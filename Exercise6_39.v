==> flow/design.v <==
module Exercise6_39 (input [6:0]data, input Load, input Clock, output reg serialOutput, output reg [7:0]shiftregister, output reg [2:0]Counter, output reg Y);
	integer i;
	always@(posedge Clock)
	begin
		if (Load)
		begin
			shiftregister = {1'b0,data};
			Counter = 3'b000;
			Y = 0;
			i = 0;
		end
		else
		begin
			Y <= (Y ^ shiftregister[0]);  
			Counter <= Counter + 1;  
			serialOutput <= (Counter == 3'b111) ? Y : shiftregister[0];
			for (i = 0; i < 7; i = i + 1)
			begin
					shiftregister[i] <= shiftregister[i+1];  
			end
			shiftregister[7] = 0;
		end
	end
endmodule
# Step by step through the tools: Exercise6_39
# What the tools print for Exercise6_39, step after step.
# Line numbers count from 1 in the design file above.
# Operators carry their Yosys type and port widths (W data, S select, Z words).
# Cell names lack the library's common part.
design:
  top: "Exercise6_39"
  clock: "Clock"
  library: "sky130hd"
  lib_corner: "tt_025C_1v80"

# Word level
# Counts by Yosys on the flattened word-level netlist (proc, flatten, opt, wreduce; memories kept). Register bits leave out memories and registers merged into their read ports (data or address); mux counts leave out enables and synchronous resets folded into registers. Print and check cells are left out. Cells with the same type and inputs are merged into one.
word_totals:
  mem_bits_rw: 0
  word_cells: 15
  memories: 0
  out_inout_bits: 13
  in_bits: 9
  romBits: 0
  clocked_rd_ports_x_width: 0
  register_bits: 12
  latch_bits: 0
classes:
  shift: 0
  n_mux: 7
  compare: 0
  multipliers: 0
  bitwise: 1
  n_eq: 1
  div: 0
  add_sub_neg: 1
  reduce_and_logical: 0
op_table:
  columns: ["cell", "count"]
  rows:
  - ["$mux W1", 7]
  - ["$add A3 B1 Y3 const B", 1]
  - ["$eq A3 B3 Y1 const B", 1]
  - ["$xor A1 B1 Y1", 1]

# Longest topological paths
# Yosys ltp: most cells in a row. Word level: on the elaborated netlist, between registers, memories and ports. Mapped: between sequential cells and ports; inverters and the memories' decode and read muxes count.
logic_depth:
  depth_word: 2
  abc_area: 0
  mapped_depth: 3

# Mapped cells and area
# Yosys stat after the flow's synthesis: flattened, memories mapped to cells. It holds for the ABC_AREA given above (unset counts as 0); a run with the other value may have another netlist.
by_type:
  columns: ["cell_type", "count", "type_area_um2"]
  rows:
  - ["dfxtp_1", 11, 220.211]
  - ["mux2_4", 4, 60.058]
  - ["mux2_2", 3, 33.782]
  - ["edfxtp_1", 1, 30.029]
  - ["ha_1", 2, 25.024]
  - ["and2b_2", 2, 17.517]
  - ["buf_6", 1, 11.261]
  - ["xnor2_1", 1, 8.758]
  - ["and2_2", 1, 7.507]
  - ["buf_4", 1, 7.507]
  - ["nor2_1", 2, 7.507]
  - ["conb_1", 1, 3.754]
  - ["inv_1", 1, 3.754]
synth_totals:
  ff_cells: 12
  synth_area_um2: 436.7
  stdcells: 31
  sequential_area_um2: 250.2
  n_buf: 2

# Path before layout
# Path of least setup slack by OpenSTA after synthesis, without wires, with an ideal clock, recovery checks aside; 20% of the period is set as input and as output delay. Where synthesis merged equal registers, the netlist keeps one of their names.
synth_path:
  path_kind: "register to register"
  start: "register Counter[0]"
  end: "register serialOutput"
  required_time_ns: 1.150
  setup_ns: 0.260
  arrival_ns: 0.982
  launch_ns: 0.000
  path_delay_ns: 1.242
  setup_slack_ns: 0.168
  stages: 4
  path_buffers: 0
  tclk_ns: 1.41
  period_less_setup_slack_ns: 1.242
# "path_delay_ns" = arrival - input delay + setup time.
# "stages": output pins that drive a net of the path, with the launching flip-flop's if there is one; two outputs of one cell count as two.
# "period_less_setup_slack_ns" is the clock period less the worst setup slack; recovery checks do not enter. This is arithmetic on one report: input and output delays are still those of the set period (20% each).
# The rows between start and end are the longest chain of elaborated cells between them; the timing report does not say that the signal goes this way. Where chains are equally long, one stands for them.
# A line is the first line of the expression or statement that the cell stems from. Yosys adds cells for indexed reads and writes and turns some case tables into memories.
synth_between:
  path_cell_list: "dfxtp_1 -> ha_1 -> ha_1 -> mux2_2"
  elab_chain_len: 2
synth_lines:
  columns: ["item", "line_no", "source"]
  rows:
  - ["start, declared", 1, "module Exercise6_39 (input [6:0]data, input Load, input Clock, output reg serialOutput, output reg [7:0]shiftr ..."]
  - ["start, assigned", 8, "Counter = 3'b000;"]
  - ["start, assigned", 15, "Counter <= Counter + 1;"]
  - ["$eq A3 B3 Y1", 16, "serialOutput <= (Counter == 3'b111) ? Y : shiftregister[0];"]
  - ["$mux W1", 16, null]
  - ["end, assigned", 16, null]
  - ["end, declared", 1, null]

# Path in the finished layout
# From the final timing report of run 1: the path of least setup slack in the routed layout; clock arrival at registers is part of the times.
layout_path:
  path_kind: "register to register"
  start: "register Counter[0]"
  end: "register serialOutput"
  launch_ns: 0.26
  setup_slack_ns: 0.24
  setup_ns: 0.24
  tclk_ns: 1.5
  stages: 4
  path_buffers: 0
  arrival_ns: 1.28
  required_time_ns: 1.52
# The rows between start and end are the longest chain of elaborated cells between them; the timing report does not say that the signal goes this way. Where chains are equally long, one stands for them.
layout_between:
  path_cell_list: "dfxtp_1 -> ha_1 -> ha_1 -> mux2_2"
  elab_chain_len: 2
layout_lines:
  columns: ["item", "line_no", "source"]
  rows:
  - ["start, declared", 1, "module Exercise6_39 (input [6:0]data, input Load, input Clock, output reg serialOutput, output reg [7:0]shiftr ..."]
  - ["start, assigned", 8, "Counter = 3'b000;"]
  - ["start, assigned", 15, "Counter <= Counter + 1;"]
  - ["$eq A3 B3 Y1", 16, "serialOutput <= (Counter == 3'b111) ? Y : shiftregister[0];"]
  - ["$mux W1", 16, null]
  - ["end, assigned", 16, null]
  - ["end, declared", 1, null]

# Measured data: module Exercise6_39, platform sky130hd, 2 stored runs of the flow under differing settings, order arbitrary. Input and output delays are each 20% of the period that was set; the output load is 0.01 pF.
# "period_less_ws_ns" is the run's clock period less its worst setup slack. It is reckoned from that one timing run; input and output delays stay at 20% of the period that was set.
# "worst_path_ns": the worst setup path's part of the clock period (all of it between registers, 20% less for each end at a port) less its slack. A launch clock that arrives late makes it longer, a capture clock that arrives late makes it shorter.
# By "power_uw" is meant OpenSTA's value without simulated activity: inputs other than the clock are taken to toggle once in ten clock periods, and the tool carries that through the logic.
runs:
  - name: "run 1"
    settings:
      period_ns: 1.5
      SETUP_SLACK_MARGIN: 0.15
      CAP_MARGIN: 20
      CORE_MARGIN: 2
      CORE_UTILIZATION: 40
      SLEW_MARGIN: 20
    results:
      worst_path_ns: 1.26
      worstPathKind: "register to register"
      total_negative_slack_ns: 0.000
      finish.stdcell_area_um2: 670.6
      util_pct: 68.6
      synth_chip_area_um2: 436.7
      hold_worst_slack_ns: 0.441
      final_setup_ws_ns: 0.236
      final_die_area_um2: 1372.0
      power_uw: 742.3
      period_less_ws_ns: 1.264
  - name: "run 2"
    settings:
      period_ns: 1.06
      CORE_UTILIZATION: 16
      SETUP_SLACK_MARGIN: 0.27
      PLACE_DENSITY_LB_ADDON: 0.28
      HOLD_SLACK_MARGIN: 0.09
      CORE_ASPECT_RATIO: 0.5
      CELL_PAD_IN_SITES_DETAIL_PLACEMENT: 0
      ABC_AREA: 0
      GPL_ROUTABILITY_DRIVEN: 1
      CAP_MARGIN: 0
      SLEW_MARGIN: 10
      MIN_ROUTING_LAYER: "met2"
      CORE_MARGIN: 2
    results:
      worst_path_ns: 1.16
      worstPathKind: "register to register"
      total_negative_slack_ns: -0.119
      finish.stdcell_area_um2: 829.5
      util_pct: 32.1
      synth_chip_area_um2: 436.7
      hold_worst_slack_ns: 0.483
      final_setup_ws_ns: -0.104
      final_die_area_um2: 3188.4
      power_uw: 1219
      period_less_ws_ns: 1.164
